==> flow/design.v <==
module neuron
#(
	SIZE = 8,
	ADDR_SIZE = 3
)
(
	input [SIZE-1:0] in,
	input [SIZE-1:0] set_weight,
	input [ADDR_SIZE-1:0] set_addr,
	input swr, clk,
	output reg out
);
	reg [7:0] weight [SIZE-1:0];
	always @ (posedge clk)
		if (swr==1)
			weight[set_addr] <= set_weight;
	reg [7:0] mul [SIZE-1:0];
	reg [7:0] sum;
	integer i;
	always @ (posedge clk) begin
		if (swr==0)
			for (i=0; i<SIZE; i=i+1)
				mul[i] <= weight[i] * in[i];
			sum <= mul[0]+mul[1]+mul[2]+mul[3]+mul[4]+mul[5]+mul[6]+mul[7];
			if (sum > 8'b10000000)
				out <= 1'b1;
			else
				out <= 1'b0;
	end
	initial begin
		weight[0] = 8'b11101010;
		weight[1] = 8'b00000110;
		weight[2] = 8'b00000001;
		weight[3] = 8'b00000010;
		weight[4] = 8'b00101010;
		weight[5] = 8'b00011111;
		weight[6] = 8'b00000001;
		weight[7] = 8'b00001010;
	end
endmodule
module neuron_layer
#(
	SIZE = 32
)
(
	input [SIZE-1:0] in,
	input [7:0] set_weight,
	input [2:0] set_addr,
	input swr, clk,
	output out
);
	wire [SIZE-1:0] mid_out;
	genvar i;
	generate
		for (i=0; i<SIZE; i=i+1)
		begin : layer_generation
			neuron neuron_inst(
				.in (in),
				.set_weight (set_weight),
				.set_addr (set_addr),
				.swr (swr),
				.clk (clk),
				.out (mid_out[i])
			);
		end
	endgenerate
	r_neuron r_neuron_inst(
		.in (mid_out),
		.set_weight (set_weight),
		.set_addr (set_addr),
		.swr (swr),
		.clk (clk),
		.out (out)
	);
endmodule
module r_neuron
#(
	SIZE = 32,
	ADDR_SIZE = 5
)
(
	input [SIZE-1:0] in,
	input [SIZE-1:0] set_weight,
	input [ADDR_SIZE-1:0] set_addr,
	input swr, clk,
	output reg out
);
	reg [7:0] weight [SIZE-1:0];
	always @ (posedge clk)
		if (swr==1)
			weight[set_addr] <= set_weight;
	reg [7:0] mul [SIZE-1:0];
	reg [7:0] sum;
	integer i;
	always @ (posedge clk) begin
		if (swr==0)
			for (i=0; i<SIZE; i=i+1)
				mul[i] <= weight[i] * in[i];
			sum <= mul[0]+mul[1]+mul[2]+mul[3]+mul[4]+mul[5]+mul[6]+mul[7]+mul[8]+mul[9]+mul[10]+mul[11]+mul[12]+mul[13]+mul[14]+mul[15]+mul[16]+mul[17]+mul[18]+mul[19]+mul[20]+mul[21]+mul[22]+mul[23]+mul[24]+mul[25]+mul[26]+mul[27]+mul[28]+mul[29]+mul[30]+mul[31];
			if (sum > 8'b10000000)
				out <= 1'b1;
			else
				out <= 1'b0;
	end
	initial begin
		weight[0] = 8'b11101010;
		weight[1] = 8'b00000110;
		weight[2] = 8'b00000001;
		weight[3] = 8'b00000010;
		weight[4] = 8'b00101010;
		weight[5] = 8'b00011111;
		weight[6] = 8'b00000001;
		weight[7] = 8'b00001010;
		weight[8] = 8'b00001010;
		weight[9] = 8'b00000110;
		weight[10] = 8'b00000001;
		weight[11] = 8'b00000010;
		weight[12] = 8'b00000010;
		weight[13] = 8'b00000011;
		weight[14] = 8'b00000001;
		weight[15] = 8'b00001110;
		weight[16] = 8'b00001010;
		weight[17] = 8'b00000110;
		weight[18] = 8'b00000001;
		weight[19] = 8'b00000011;
		weight[20] = 8'b00000011;
		weight[21] = 8'b00000001;
		weight[22] = 8'b00000001;
		weight[23] = 8'b00001011;
		weight[24] = 8'b00001010;
		weight[25] = 8'b00000110;
		weight[26] = 8'b00000001;
		weight[27] = 8'b00000011;
		weight[28] = 8'b00000011;
		weight[29] = 8'b00000001;
		weight[30] = 8'b00000001;
		weight[31] = 8'b00001011;
	end
endmodule
### Reports on neuron_layer

The steps from the RTL of neuron_layer to its reports follow in flow order.
Lines are those of the file above, counted from 1.
Operators: Yosys type, input widths -> output width; for muxes data width and select width s.
Cell names lack the library's common part.
The mark - stands for no value.

| inputs | value |
|---|---|
| top module | neuron_layer |
| clock port | clk |
| cell library | sky130hd |
| corner | tt_025C_1v80 |

### Word-level counts

Source: Yosys, flattened and elaborated. Widths are those after wreduce; folded enables and synchronous resets count as part of the registers. Registers that Yosys merges into a memory's read port (data or address) are not register bits. Print and check cells do not count.
Memory sizes are those after Yosys's memory passes, which may raise the word count (mostly to a power of two), join words into wider ones and drop unused or constant bits.

| operators by class | value |
|---|---|
| add/subtract/negate cells | 255 |
| $mul | 288 |
| divide/modulo/power cells | 0 |
| order comparisons | 33 |
| equality and inequality tests | 0 |
| shift operators | 0 |
| multiplexer cells | 37 |
| bitwise gates (word level) | 0 |
| reduce/logical cells | 0 |

Operator list:

| operator | count |
|---|---|
| $mul 8x1->8 | 288 |
| $add 8x8->8 | 255 |
| $gt 8x8->1 const B | 33 |
| $mux 1 | 34 |
| $mux 8 | 1 |
| $mux 5 | 1 |
| $mux 3 | 1 |

| word-level totals | value |
|---|---|
| register bits after elaboration | 2601 |
| latch bits | 0 |
| memory bits (writable) | 2304 |
| memory bits (read-only) | 0 |
| memories kept | 33 |
| output and inout bits | 1 |
| elaborated cells | 1000 |

Memory list:

| name | depth | bits a word | line | text |
|---|---|---|---|---|
| r_neuron_inst.weight | 32 | 8 | 88 | `reg [7:0] weight [SIZE-1:0];` |
| layer_generation[0].neuron_inst.weight | 8 | 8 | 13 | `reg [7:0] weight [SIZE-1:0];` |
| layer_generation[10].neuron_inst.weight | 8 | 8 | 13 |  |
| layer_generation[11].neuron_inst.weight | 8 | 8 | 13 |  |
| layer_generation[12].neuron_inst.weight | 8 | 8 | 13 |  |
| layer_generation[13].neuron_inst.weight | 8 | 8 | 13 |  |

Further memories, not shown: 27.

### Longest topological paths

Longest topological path by Yosys (ltp), each cell counted once; first at word level (registers and memories cut), then after technology mapping (sequential cells cut; the memories' decode and read muxes count).

| depth | value |
|---|---|
| word-level depth | 31 |
| ABC_AREA | 0 |
| depth in mapped cells | 18 |
| depth with buffers taken out | 18 |

### Synthesis result

Yosys stat after the flow's synthesis: flattened, memories mapped to cells. It holds for the ABC_AREA given above (unset counts as 0); a run with the other value may have another netlist.
The area totals of this step are shown rounded.

| mapped netlist | value |
|---|---|
| mapped cells | 748 |
| cell area after synthesis | 12000 um2 |
| area of sequential cells | 8080 um2 |
| flip-flop cells | 275 |
| buffer cells | 8 |

Cell types:

| type | count | total area (um2) |
|---|---|---|
| edfxtp_1 | 257 | 7.72E+03 |
| fa_1 | 83 | 1.66E+03 |
| and2_1 | 128 | 800.768 |
| inv_1 | 150 | 563.04 |
| ha_1 | 31 | 387.872 |
| dfxtp_1 | 18 | 360.346 |
| xnor2_1 | 30 | 262.752 |
| nor2_1 | 14 | 52.55 |
| xor2_1 | 4 | 35.034 |
| clkbuf_1 | 8 | 30.029 |
| nor3_1 | 6 | 30.029 |
| a21o_1 | 3 | 22.522 |
| xnor3_1 | 1 | 22.522 |
| a21oi_1 | 4 | 20.019 |
| nand2b_1 | 3 | 18.768 |
| a21boi_0 | 2 | 15.014 |
| nor4_1 | 2 | 12.512 |
| a21oi_2 | 1 | 8.758 |

Other cell types: 2; their cells: 3.
By module: a second synthesis without flattening, with its own total; a netlist apart from the flattened one above.

| unflattened totals | value |
|---|---|
| cells (unflattened synthesis) | 13087 |
| area total of the unflattened synthesis | 211000 um2 |

Each row is one instance without its submodules.

By module:

| module | times used | cells | area (um2) | sequential area (um2) |
|---|---|---|---|---|
| neuron | 32 | 366 | 5860 | 4020 |
| r_neuron | 1 | 1374 | 23000 | 15600 |
| neuron_layer | 1 | 1 | 3.8 | 0.0 |

### Worst setup path after synthesis

OpenSTA on the mapped netlist: ideal clock, no wires. The path of least setup slack (recovery checks aside). Input and output delay are each 20% of the period. Register names are those of the netlist, which keeps one name where synthesis merged equal registers.

| timing path after synthesis | value |
|---|---|
| kind | register to register |
| start point | register r_neuron_inst.mul[31][3] |
| end point | register r_neuron_inst.sum[7] |
| period | 5.23 ns |
| launch time at the first pin | 0.000 ns |
| arrival time | 4.568 ns |
| data required time | 5.109 ns |
| slack | 0.541 ns |
| delay of the path | 4.689 ns |
| driving pins on the path | 16 |
| path buffers | 0 |
| synthesis period reached | 4.689 ns |

"delay of the path" = arrival - input delay + setup time.
"driving pins on the path": output pins that drive a net of the path, with the launching flip-flop's if there is one; two outputs of one cell count as two.
"synthesis period reached" = period - worst setup slack (recovery checks aside). The figure is calculated, with input and output delays left at 20% of the set period.
The rows between start and end are the longest chain of elaborated cells between them; the timing report does not say that the signal goes this way. Where chains are equally long, one stands for them.
Each line given opens the expression or statement behind the cell; cells for indexed reads and writes are added by Yosys, which also makes memories of some case tables.

| between the ends, after synthesis | value |
|---|---|
| cell sequence | edfxtp_1 > inv_1 > fa_1 > fa_1 > inv_1 > ha_1 > fa_1 > fa_1 > fa_1 > inv_1 > fa_1 > inv_1 > a21o_1 > a21oi_2 > xnor3_1 > xnor2_1 |
| length of the longest elaborated chain | 1 |
| elaborated cells on any way between the ends | 1 |
| classes of those cells | 1 x add/sub |

RTL lines, path after synthesis:

| item | line | text |
|---|---|---|
| from (decl) | 92 | `reg [7:0] mul [SIZE-1:0];` |
| from (assign) | 98 | `mul[i] <= weight[i] * in[i];` |
| $add 8x8->8 | 99 | `sum <= mul[0]+mul[1]+mul[2]+mul[3]+mul[4]+mul[5]+mul[6]+mul[7]+mul[8]+mul[9]+mul[10]+mul[11]+mul[12]+mul[13]+m ...` |
| to (assign) | 99 |  |
| to (decl) | 93 | `reg [7:0] sum;` |

### Worst path after layout

From the final timing report of run 1: the path of least setup slack in the routed layout; clock arrival at registers is part of the times.

| timing path post-layout | value |
|---|---|
| kind | register to register |
| start point | register r_neuron_inst.mul[31][3] |
| end point | register r_neuron_inst.sum[7] |
| period | 8.82 ns |
| launch time at the first pin | 0.57 ns |
| arrival time | 5.57 ns |
| data required time | 9.35 ns |
| slack | 3.77 ns |
| driving pins on the path | 16 |
| path buffers | 0 |

The rows between start and end are the longest chain of elaborated cells between them; the timing report does not say that the signal goes this way. Where chains are equally long, one stands for them.

| between the ends, post-layout | value |
|---|---|
| cell sequence | edfxtp_1 > inv_1 > fa_1 > fa_1 > fa_1 > inv_1 > fa_1 > fa_1 > inv_1 > fa_1 > inv_1 > ha_1 > a21o_1 > a21oi_2 > xnor3_1 > xnor2_1 |
| length of the longest elaborated chain | 1 |
| elaborated cells on any way between the ends | 1 |
| classes of those cells | 1 x add/sub |

RTL lines, path post-layout:

| item | line | text |
|---|---|---|
| from (decl) | 92 | `reg [7:0] mul [SIZE-1:0];` |
| from (assign) | 98 | `mul[i] <= weight[i] * in[i];` |
| $add 8x8->8 | 99 | `sum <= mul[0]+mul[1]+mul[2]+mul[3]+mul[4]+mul[5]+mul[6]+mul[7]+mul[8]+mul[9]+mul[10]+mul[11]+mul[12]+mul[13]+m ...` |
| to (assign) | 99 |  |
| to (decl) | 93 | `reg [7:0] sum;` |

Subject: neuron_layer on sky130hd, stored results

Hello all,

Stored flow runs of neuron_layer (2 of them; Yosys, OpenROAD, sky130hd). They differ in their settings and are not a sequence. Constraints: input delay and output delay 20% of the set period each, output load 0.01 pF.
"time on the worst setup path" means the part of the period allowed to the worst setup path (the constraints hold back 20% at inputs and 20% at outputs) less its slack; where the path has registers, the arrival times of their clocks count too.
Values from the reports are rounded here.

#### Run 1

| setting | value |
|---|---|
| period_ns | `8.82` |
| CORE_UTILIZATION | `22` |
| PLACE_DENSITY_LB_ADDON | `0.01` |
| CELL_PAD_IN_SITES_DETAIL_PLACEMENT | `1` |
| TNS_END_PERCENT | `75` |
| CTS_CLUSTER_SIZE | `85` |
| CTS_CLUSTER_DIAMETER | `203` |
| SLEW_MARGIN | `10` |
| MAX_ROUTING_LAYER | `met5` |
| CAP_MARGIN | `20` |
| CORE_MARGIN | `2` |

| result | value |
|---|---|
| standard-cell area after routing | 13400 um2 |
| total die area | 56600 um2 |
| worst setup slack after layout | 3.77 ns |
| area of the synthesized netlist | 12000 um2 |
| worst hold slack | 0.496 ns |
| time on the worst setup path | 5.05 ns |
| critical path type | register to register |

#### Run 2

| setting | value |
|---|---|
| period_ns | `5.54` |
| CORE_UTILIZATION | `56` |
| PLACE_DENSITY_LB_ADDON | `0.22` |
| CORE_ASPECT_RATIO | `0.71` |
| CORE_MARGIN | `4` |
| CTS_CLUSTER_SIZE | `89` |
| CAP_MARGIN | `5` |
| SLEW_MARGIN | `20` |

| result | value |
|---|---|
| standard-cell area after routing | 13400 um2 |
| total die area | 23900 um2 |
| worst setup slack after layout | 0.639 ns |
| area of the synthesized netlist | 12000 um2 |
| worst hold slack | 0.469 ns |
| time on the worst setup path | 4.90 ns |
| critical path type | register to register |

Thanks
